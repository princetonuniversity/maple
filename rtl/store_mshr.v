==> flow/design.v <==
module store_mshr 
  #(
    parameter MB_SIZE_BITS = 5,  
    parameter MB_SIZE = 2 << MB_SIZE_BITS,
    parameter MB_DATA_BITS = 64
  )
(
    input  wire                          clk,
    input  wire                          rst_n,
    input  wire                          mb_add_val, 
    output wire                          mb_add_rdy, 
    output wire                          mb_add_hsk, 
    output wire  [MB_SIZE_BITS-1:0]      mb_add_idx,
    output wire                          mb_clr_val, 
    input  wire                          mb_clr_rdy, 
    output wire  [MB_SIZE_BITS-1:0]      mb_clr_idx, 
    input  wire                          mb_fill_val,
    input  wire  [MB_SIZE_BITS-1:0]      mb_fill_idx,
    input  wire  [MB_DATA_BITS-1:0]      mb_fill_data
);
reg  [MB_SIZE-1:0][MB_DATA_BITS-1:0] mb_slot_data;
reg  [MB_SIZE-1:0] mb_slot_val;
reg  [MB_SIZE-1:0] mb_slot_pend;
wire [MB_SIZE-1:0] mb_fill_entry;
wire [MB_SIZE-1:0] mb_clr_entry;
wire [MB_SIZE-1:0] mb_add_entry;
wire               mb_clr_hsk;
reg [MB_SIZE_BITS-1:0 ] head;
reg [MB_SIZE_BITS-1:0 ] tail;
assign mb_add_rdy = !mb_slot_val[tail];
assign mb_add_hsk = mb_add_val && mb_add_rdy;
assign mb_add_idx = tail;
assign mb_clr_val = mb_slot_val[head] && !mb_slot_pend[head];
assign mb_clr_hsk = mb_clr_val && mb_clr_rdy;
assign mb_clr_idx = head;
genvar j;
generate
    for ( j = 0; j < MB_SIZE; j = j + 1) begin: mb_gen
        assign mb_fill_entry [j] = mb_fill_val && (j[MB_SIZE_BITS-1:0] == mb_fill_idx);
        assign mb_clr_entry[j] = mb_clr_val  && (j[MB_SIZE_BITS-1:0] == mb_clr_idx);
        assign mb_add_entry  [j] = mb_add_hsk  && (j[MB_SIZE_BITS-1:0] == mb_add_idx);
        always @(posedge clk) begin
              if (!rst_n) begin
                  mb_slot_val[j] <= 1'b0;
              end else begin
                  mb_slot_val[j] <= mb_add_entry[j] || mb_slot_val[j] && !mb_clr_entry[j];
              end
        end
        always @(posedge clk) begin
              mb_slot_pend[j] <= mb_add_entry[j] || mb_slot_pend[j] && !mb_fill_entry[j];
              if (mb_fill_entry[j]) begin
                  mb_slot_data[j] <= mb_fill_data;
              end
        end
    end  
endgenerate
always @(posedge clk) begin
    if (!rst_n) begin
        head <= {MB_SIZE_BITS{1'b0}};
        tail <= {MB_SIZE_BITS{1'b0}};
    end else begin
        if (mb_add_hsk) begin  
              tail <= tail + {{MB_SIZE_BITS-1{1'b0}}, 1'b1};
        end
        if (mb_clr_hsk) begin  
              head <= head + {{MB_SIZE_BITS-1{1'b0}}, 1'b1};
        end
    end  
end
endmodule
## Step by step through the tools: store_mshr

What the tools print for store_mshr, step after step.
Line numbers count from 1 in the design file above.
The mark -- stands for no value.

- Top: store_mshr
- Clock port: clk
- Standard-cell library: sky130hd
- Corner: tt_025C_1v80

## Word-level counts

Yosys after proc, flatten, opt, wreduce and memory -nomap, before mapping. Enables and synchronous resets that opt folds into registers are not counted as muxes. Memory bits, and registers merged into a memory's read port (data or address), are not among the register bits. Print and check cells are not counted. Equal cells are merged and count once.

- Flip-flop bits (word level): 138
- Output and inout bits: 13
- Cells after elaboration: 652

- $add $sub $neg: 2
- Equal/unequal tests: 93
- Shift-type cells: 3
- Reduce/logical cells: 424

Operator list:

| operator | count |
|---|---|
| 5-bit == test with constant A | 48 |
| 1-bit logical AND | 227 |
| 64-bit by 5-bit variable part select with 1-bit output | 3 |
| 1-bit logical OR | 128 |
| 4-bit by 5-bit == test with 1-bit output with constant A | 24 |
| 1-bit zero test | 66 |
| 3-bit by 5-bit == test with 1-bit output with constant A | 12 |
| 2-bit by 5-bit == test with 1-bit output with constant A | 6 |
| 1-bit by 5-bit == test with 1-bit output with constant A | 3 |
| 5-bit zero test | 3 |
| 5-bit by 1-bit adder with 5-bit output with constant B | 2 |

## Logic depth

Yosys ltp: most cells in a row. Word level: on the elaborated netlist, between registers, memories and ports. Mapped: between sequential cells and ports; inverters and the memories' decode and read muxes count.

- Depth in word-level cells: 7
- ABC_AREA: 0
- Gate-level depth with buffers: 10

## Netlist

Source: synth_stat.txt of the flow (Yosys; design flattened, memories mapped). It holds for the ABC_AREA given above (unset counts as 0); a run with the other value may have another netlist.

- Cell count: 442
- Chip area (Yosys): 4152.7 sq um
- Area of sequential cells: 1481.4 sq um
- Mapped flip-flops: 74

Cells by type:

| cell | count | total area (sq um) |
|---|---|---|
| sky130_fd_sc_hd__dfxtp_1 | 74 | 1.48E+03 |
| sky130_fd_sc_hd__mux4_2 | 13 | 292.781 |
| sky130_fd_sc_hd__o21ai_0 | 48 | 240.23 |
| sky130_fd_sc_hd__mux4_1 | 7 | 183.926 |
| sky130_fd_sc_hd__nand2_1 | 41 | 153.898 |
| sky130_fd_sc_hd__ha_1 | 12 | 150.144 |
| sky130_fd_sc_hd__mux2i_1 | 15 | 150.144 |
| sky130_fd_sc_hd__a31oi_1 | 21 | 131.376 |
| sky130_fd_sc_hd__nand2b_1 | 17 | 106.352 |
| sky130_fd_sc_hd__a32o_1 | 9 | 90.086 |
| sky130_fd_sc_hd__nand3_1 | 18 | 90.086 |
| sky130_fd_sc_hd__clkbuf_1 | 22 | 82.579 |
| sky130_fd_sc_hd__a31o_2 | 8 | 70.067 |
| sky130_fd_sc_hd__inv_1 | 18 | 67.565 |
| sky130_fd_sc_hd__o21ai_2 | 7 | 61.309 |
| sky130_fd_sc_hd__buf_6 | 5 | 56.304 |
| sky130_fd_sc_hd__nor2b_1 | 9 | 56.304 |
| sky130_fd_sc_hd__nor3_1 | 11 | 55.053 |

Other cell types: 33; their cells: 87.

## Timing after synthesis

Path of least setup slack by OpenSTA after synthesis, without wires, with an ideal clock, recovery checks aside; 20% of the period is set as input and as output delay. Where synthesis merged equal registers, the netlist keeps one of their names.

- Kind: reg2out
- Start point: reg tail[0]
- End point: out mb_add_hsk
- Clock period: 3.59 ns
- Output delay: 0.718 ns
- Arrival: 2.410 ns
- Data required time: 2.872 ns
- Slack: 0.462 ns
- Delay of the path: 2.410 ns
- Stages: 10
- Path buffers: 4
- Period reached after synthesis: 3.128 ns

"delay of the path" is the arrival time less input delay plus setup time.
A path that ends at an output port has no setup time.
"stages" counts driving pins, that of a launching flip-flop among them; a cell with two outputs on the path counts twice.
"period reached after synthesis" is the clock period less the worst setup slack; recovery checks do not enter. This is arithmetic on one report: input and output delays are still those of the set period (20% each).
Between the ends stands the longest chain of elaborated cells between them, by number of cells; it is not shown to be the way that was timed. Of several equally long chains one is given.
Each line given opens the expression or statement behind the cell; cells for indexed reads and writes are added by Yosys, which also makes memories of some case tables.

- Cells stage by stage: sky130_fd_sc_hd__dfxtp_1 > sky130_fd_sc_hd__buf_6 > sky130_fd_sc_hd__mux4_2 > sky130_fd_sc_hd__mux2_2 > sky130_fd_sc_hd__or3_1 > sky130_fd_sc_hd__a41o_1 > sky130_fd_sc_hd__buf_6 > sky130_fd_sc_hd__buf_6 > sky130_fd_sc_hd__buf_6 > sky130_fd_sc_hd__inv_1
- Cells in the longest elaborated chain: 3

Ends and longest elaborated chain, after synthesis:

| element | line | source |
|---|---|---|
| start, declared | 29 | `reg [MB_SIZE_BITS-1:0 ] tail;` |
| start, assigned | 60 | `tail <= {MB_SIZE_BITS{1'b0}};` |
| start, assigned | 63 | `tail <= tail + {{MB_SIZE_BITS-1{1'b0}}, 1'b1};` |
| 64-bit by 5-bit variable part select with 1-bit output | 30 | `assign mb_add_rdy = !mb_slot_val[tail];` |
| 1-bit zero test | 30 |  |
| 1-bit logical AND | 31 | `assign mb_add_hsk = mb_add_val && mb_add_rdy;` |
| end, declared | 12 | `output wire                          mb_add_hsk,` |

## Path in the finished layout

Path of least setup slack in the final report of flow run A (OpenROAD, finished layout, wires in). Where an end is a register, its clock arrival counts in the times.

- Kind: reg2out
- Start point: reg head[0]
- End point: out mb_clr_val
- Clock period: 3.51 ns
- Output delay: 0.70 ns
- Arrival: 2.72 ns
- Data required time: 2.81 ns
- Slack: 0.09 ns
- Stages: 8
- Path buffers: 2

Between the ends stands the longest chain of elaborated cells between them, by number of cells; it is not shown to be the way that was timed. Of several equally long chains one is given.

- Cells stage by stage: sky130_fd_sc_hd__dfxtp_2 > sky130_fd_sc_hd__buf_12 > sky130_fd_sc_hd__mux4_2 > sky130_fd_sc_hd__a22oi_2 > sky130_fd_sc_hd__nand2_1 > sky130_fd_sc_hd__and3_1 > sky130_fd_sc_hd__or2_2 > sky130_fd_sc_hd__clkdlybuf4s50_1
- Cells in the longest elaborated chain: 3

Ends and longest elaborated chain, after layout:

| element | line | source |
|---|---|---|
| start, declared | 28 | `reg [MB_SIZE_BITS-1:0 ] head;` |
| start, assigned | 59 | `head <= {MB_SIZE_BITS{1'b0}};` |
| start, assigned | 66 | `head <= head + {{MB_SIZE_BITS-1{1'b0}}, 1'b1};` |
| 64-bit by 5-bit variable part select with 1-bit output | 33 | `assign mb_clr_val = mb_slot_val[head] && !mb_slot_pend[head];` |
| 1-bit zero test | 33 |  |
| 1-bit logical AND | 33 |  |
| end, declared | 14 | `output wire                          mb_clr_val,` |

Measured data: module store_mshr, platform sky130hd, 2 stored runs of the flow under differing settings, order arbitrary. Input and output delays are each 20% of the period that was set; the output load is 0.01 pF.
"achieved clock period" is the run's clock period less its worst setup slack. It is reckoned from that one timing run; input and output delays stay at 20% of the period that was set.
"time of the worst setup path" = time allowed to the worst setup path (clock period - input delay - output delay, where it has them) - its slack; a late launch clock adds to it, a late capture clock takes from it.
"total power of the final layout" rests on the timing tool's default activity at the inputs, not on a simulated workload.
Settings: -- = not set for that run.

| setting or result | flow run A | flow run B |
|---|---|---|
| period_ns | 3.51 | 2.09 |
| CORE_UTILIZATION | 56 | 53 |
| SETUP_SLACK_MARGIN | 0.23 | -- |
| PLACE_DENSITY | 0.46 | -- |
| CORE_MARGIN | 9 | 2 |
| TNS_END_PERCENT | 45 | -- |
| CAP_MARGIN | 20 | 25 |
| SLEW_MARGIN | 20 | 20 |
| PLACE_DENSITY_LB_ADDON | -- | 0.21 |
| CORE_ASPECT_RATIO | -- | 1.97 |
| ABC_AREA | -- | 0 |
| GPL_TIMING_DRIVEN | -- | 1 |
| GPL_ROUTABILITY_DRIVEN | -- | 0 |
| CTS_CLUSTER_DIAMETER | -- | 190 |
| final worst hold slack (ns) | 0.470 | 0.479 |
| total power of the final layout (mW) | 2.098 | 4.334 |
| standard-cell area after routing (sq um) | 4680.7 | 5925.7 |
| worst setup slack after layout (ns) | 0.088 | -0.574 |
| time of the worst setup path (ns) | 2.72 | 2.25 |
| kind of the worst setup path | reg2out | reg2out |
| synthesis area (sq um) | 4152.7 | 4152.7 |
| die area (sq um) | 10839.9 | 8600.4 |
| achieved clock period (ns) | 3.422 | 2.664 |
| utilization in the final report | 0.67 | 0.774 |
| setup TNS (ns) | 0.000 | -27.517 |
