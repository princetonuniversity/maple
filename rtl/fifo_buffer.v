==> flow/design.v <==
module fifo_buffer
  #(
    parameter INFLIGHT_IDX = 2,
    parameter SIZE = 64
  )
(
    input  wire                          clk,
    input  wire                          rst_n,
    input  wire                          val_i,
    input  wire                          rdy_i,
    input  wire [SIZE-1:0]               data_i,
    output wire                          val_o,
    output wire [SIZE-1:0]               data_o, 
    output wire                          rdy_o
);
genvar j;
localparam INFLIGHT = 2**INFLIGHT_IDX;
reg [INFLIGHT    -1:0] buffer_val_r; 
reg [INFLIGHT_IDX-1:0] buffer_head_r;
reg [INFLIGHT_IDX-1:0] buffer_tail_r;
reg [SIZE-1:0] buffer_data_r [INFLIGHT-1:0];
wire in_hsk  = val_i && rdy_o;
wire out_hsk = val_o && rdy_i;
wire [INFLIGHT-1:0] add_buffer;
wire [INFLIGHT-1:0] clr_buffer;
assign add_buffer = ({{INFLIGHT-1{1'b0}}, 1'b1} << buffer_head_r) & {INFLIGHT{in_hsk}};
assign clr_buffer = ({{INFLIGHT-1{1'b0}}, 1'b1} << buffer_tail_r) & {INFLIGHT{out_hsk}};
always @(posedge clk) begin
    if (!rst_n) begin
        buffer_head_r <= {INFLIGHT_IDX{1'b0}};
        buffer_tail_r <= {INFLIGHT_IDX{1'b0}};
    end else begin
        if (in_hsk) begin
            buffer_head_r <= buffer_head_r + {{INFLIGHT_IDX-1{1'b0}}, 1'b1};
        end
        if (out_hsk) begin
            buffer_tail_r <= buffer_tail_r + {{INFLIGHT_IDX-1{1'b0}}, 1'b1};
        end
    end  
end
generate
    for ( j = 0; j < INFLIGHT; j = j + 1) begin: buffers_gen
        always @(posedge clk) begin
            if (!rst_n) begin
              buffer_val_r [j] <= 1'b0;
            end else begin
              buffer_val_r[j] <= add_buffer[j] || buffer_val_r[j] && !clr_buffer[j];
            end
        end
        always @(posedge clk) begin
            if (add_buffer[j]) begin
                buffer_data_r[j] <= data_i;
            end 
        end
    end
endgenerate
assign data_o = buffer_data_r[buffer_tail_r];
assign val_o  = |buffer_val_r;
assign rdy_o  = !(&buffer_val_r);
endmodule
# Step by step through the tools: fifo_buffer
# What the tools print for fifo_buffer, step after step.
# Line numbers count from 1 in the design file above.
# Operators: Yosys type, input widths -> output width; for muxes data width and select width s.
# Cell names lack the library's common part.
# Not given: -
[design]
top = "fifo_buffer"
clock = "clk"
lib = "sky130hd"
lib_corner = "tt_025C_1v80"

# Word level
# Counts by Yosys on the flattened word-level netlist (proc, flatten, opt, wreduce). Print and check cells are left out. Cells with the same type and inputs are merged into one.
[bits]
mem_bits_rw = 0
reg_bits = 264
n_memories = 0
latch_bits = 0
out_inout_bits = 66
romBits = 0
elab_cells = 38
clocked_rd_ports_x_width = 0
input_bits = 68
[classes]
n_shift = 2
eq_ne = 3
n_mul = 0
div_mod_pow = 0
muxes = 1
cmp = 0
addsub = 2
logic = 2
n_reduce_logical = 18
[op_table]
columns = ["cell", "count"]
rows = [
  ["$pmux 64 s4", 1],
  ["$shl 1x2->4 const A", 2],
  ["$and 4x4->4", 2],
  ["$logic_and 1x1->1", 6],
  ["$logic_not 1->1", 5],
  ["$logic_or 1x1->1", 4],
  ["$add 2x1->2 const B", 2],
  ["$eq 2x2->1 const B", 2],
  ["$reduce_and 4->1", 1],
  ["$reduce_or 4->1", 1],
  ["$eq 2x1->1 const B", 1],
  ["$logic_not 2->1", 1],
]

# Logic depth
# Longest topological path by Yosys (ltp), each cell counted once; first at word level (registers and memories cut), then after technology mapping (sequential cells cut; the memories' decode and read muxes count).
[depth]
depth_word = 6
ABC_AREA = 0
ltp_mapped = 6
mapped_depth_nobuf = 4

# After synthesis
# The flow's flattened synthesis, as Yosys stat reports it; memories are mapped. The netlist is that of the ABC_AREA named above (0 if unset); the other value can give another one.
# Totals and module areas in this step are rounded.
[synth_totals]
buf_cells = 29
seqArea_um2 = 7850
synth_area_um2 = 9840
ffs = 264
cells = 525
[by_type]
columns = ["type", "count", "area_total_um2"]
rows = [
  ["edfxtp_1", 256, 7.69E+03],
  ["a222oi_1", 64, 640.614],
  ["mux2i_1", 64, 640.614],
  ["inv_1", 68, 255.245],
  ["dfxtp_1", 8, 160.154],
  ["buf_2", 25, 125.12],
  ["ha_1", 9, 112.608],
  ["a21boi_0", 4, 30.029],
  ["o21a_1", 4, 30.029],
  ["o41ai_4", 1, 27.526],
  ["and3_1", 4, 25.024],
  ["clkbuf_1", 4, 15.014],
  ["and2_1", 2, 12.512],
  ["nand4_1", 2, 12.512],
  ["nand4_2", 1, 12.512],
  ["nand2_1", 3, 11.261],
  ["o21ai_1", 2, 10.01],
  ["or4_2", 1, 8.758],
]
# Not listed: further types 3, cells in them 3.

# Path before layout
# Path of least setup slack by OpenSTA after synthesis, without wires, with an ideal clock, recovery checks aside; 20% of the period is set as input and as output delay. Where synthesis merged equal registers, the netlist keeps one of their names.
[synth_timing]
path_kind = "input to register"
startpoint = "input val_i"
endpoint = "register buffer_data_r[0][0]"
t_first_pin_ps = 566
tclk_ps = 2830
slack_ps = 263
path_stages = 1
setup_time_ps = 430
required_time_ps = 2400
path_buffers = 0
arrival_ps = 2137
input_delay_ps = 566
delay_ps = 2001
period_less_setup_slack_ps = 2567
# "delay_ps" = arrival - input delay + setup time.
# "path_stages" counts driving pins, that of a launching flip-flop among them; a cell with two outputs on the path counts twice.
# "period_less_setup_slack_ps" = period - worst setup slack (recovery checks aside). The figure is calculated, with input and output delays left at 20% of the set period.
# The rows between start and end are the longest chain of elaborated cells between them; the timing report does not say that the signal goes this way. Where chains are equally long, one stands for them.
# A line is the first line of the expression or statement that the cell stems from. Yosys adds cells for indexed reads and writes and turns some case tables into memories.
[synth_between]
path_cell_list = "and3_1"
elab_chain_len = 2
cells_between = 2
cone_lines = 2
cone_classes = "logic (1); reduce/logical (1)"
[synth_lines]
columns = ["element", "line", "source"]
rows = [
  ["start: declaration", 9, "input  wire                          val_i,"],
  ["$logic_and 1x1->1", 22, "wire in_hsk  = val_i && rdy_o;"],
  ["$and 4x4->4", 26, "assign add_buffer = ({{INFLIGHT-1{1'b0}}, 1'b1} << buffer_head_r) & {INFLIGHT{in_hsk}};"],
  ["end: assignment", 52, "buffer_data_r[j] <= data_i;"],
  ["end: declaration", 21, "reg [SIZE-1:0] buffer_data_r [INFLIGHT-1:0];"],
]

# Path in the finished layout
# Path of least setup slack in the final report of record 1 (OpenROAD, finished layout, wires in). Where an end is a register, its clock arrival counts in the times.
# The path's times are printed in steps of 10 ps; the period is the one set.
[layout_timing]
path_kind = "register to output"
startpoint = "register buffer_tail_r[1]"
endpoint = "output data_o[34]"
arrival_ps = 3030
path_stages = 7
output_delay_ps = 980
path_buffers = 2
tclk_ps = 4880
required_time_ps = 3900
t_first_pin_ps = 520
slack_ps = 870
# The rows between start and end are the longest chain of elaborated cells between them; the timing report does not say that the signal goes this way. Where chains are equally long, one stands for them.
[layout_between]
path_cell_list = "dfxtp_1 inv_1 ha_2 buf_4 a222oi_1 mux2i_1 clkdlybuf4s50_1"
elab_chain_len = 2
cells_between = 5
cone_lines = 1
cone_classes = "eq/ne (3); mux (1); reduce/logical (1)"
[layout_lines]
columns = ["element", "line", "source"]
rows = [
  ["start: declaration", 20, "reg [INFLIGHT_IDX-1:0] buffer_tail_r;"],
  ["start: assignment", 31, "buffer_tail_r <= {INFLIGHT_IDX{1'b0}};"],
  ["start: assignment", 37, "buffer_tail_r <= buffer_tail_r + {{INFLIGHT_IDX-1{1'b0}}, 1'b1};"],
  ["$eq 2x2->1", 57, "assign data_o = buffer_data_r[buffer_tail_r];"],
  ["$pmux 64 s4", 57, ""],
  ["end: declaration", 13, "output wire [SIZE-1:0]               data_o,"],
]

# Top module fifo_buffer; platform sky130hd; tools Yosys and OpenROAD; 2 stored runs in no particular order. Input and output delays are each 20% of the period that was set; the output load is 0.01 pF.
# "period_less_ws_ps" means the clock period less the worst setup slack. The figure is calculated, with input and output delays left at 20% of the set period.
# "timing.worst_path_ps": the worst setup path's part of the clock period (all of it between registers, 20% less for each end at a port) less its slack. A launch clock that arrives late makes it longer, a capture clock that arrives late makes it shorter.
# "totalPower_mw" rests on the timing tool's default activity at the inputs, not on a simulated workload.
# "timing.worst_path_ps" is known to 10 ps.
# The results are shown rounded.

[[run]]
name = "record 1"
[run.settings]
period_ns = 4.88
CORE_UTILIZATION = 36
PLACE_DENSITY = 0.35
CORE_ASPECT_RATIO = 0.55
GPL_TIMING_DRIVEN = 1
SLEW_MARGIN = 30
MAX_ROUTING_LAYER = "met5"
CAP_MARGIN = 20
CORE_MARGIN = 2
[run.results]
ys_area_um2 = 9840
die_footprint_um2 = 28700
finish.stdcell_area_um2 = 12400
fin_util_pct = 46.8
worstSetupSlack_ps = 871
tns_ps = 0
ws_hold_ps = 499
totalPower_mw = 5.04
period_less_ws_ps = 4009
timing.worst_path_ps = 3030
critical_path_type = "register to output"

[[run]]
name = "record 2"
[run.settings]
period_ns = 2.25
CORE_UTILIZATION = 42
SETUP_SLACK_MARGIN = -0.04
CELL_PAD_IN_SITES_DETAIL_PLACEMENT = 2
CTS_CLUSTER_SIZE = 79
MIN_ROUTING_LAYER = "met1"
CAP_MARGIN = 20
CORE_MARGIN = 2
SLEW_MARGIN = 20
[run.results]
ys_area_um2 = 9840
die_footprint_um2 = 24700
finish.stdcell_area_um2 = 13200
fin_util_pct = 57.7
worstSetupSlack_ps = -492
tns_ps = -22500
ws_hold_ps = 538
totalPower_mw = 11.9
period_less_ws_ps = 2742
timing.worst_path_ps = 2290
critical_path_type = "register to output"
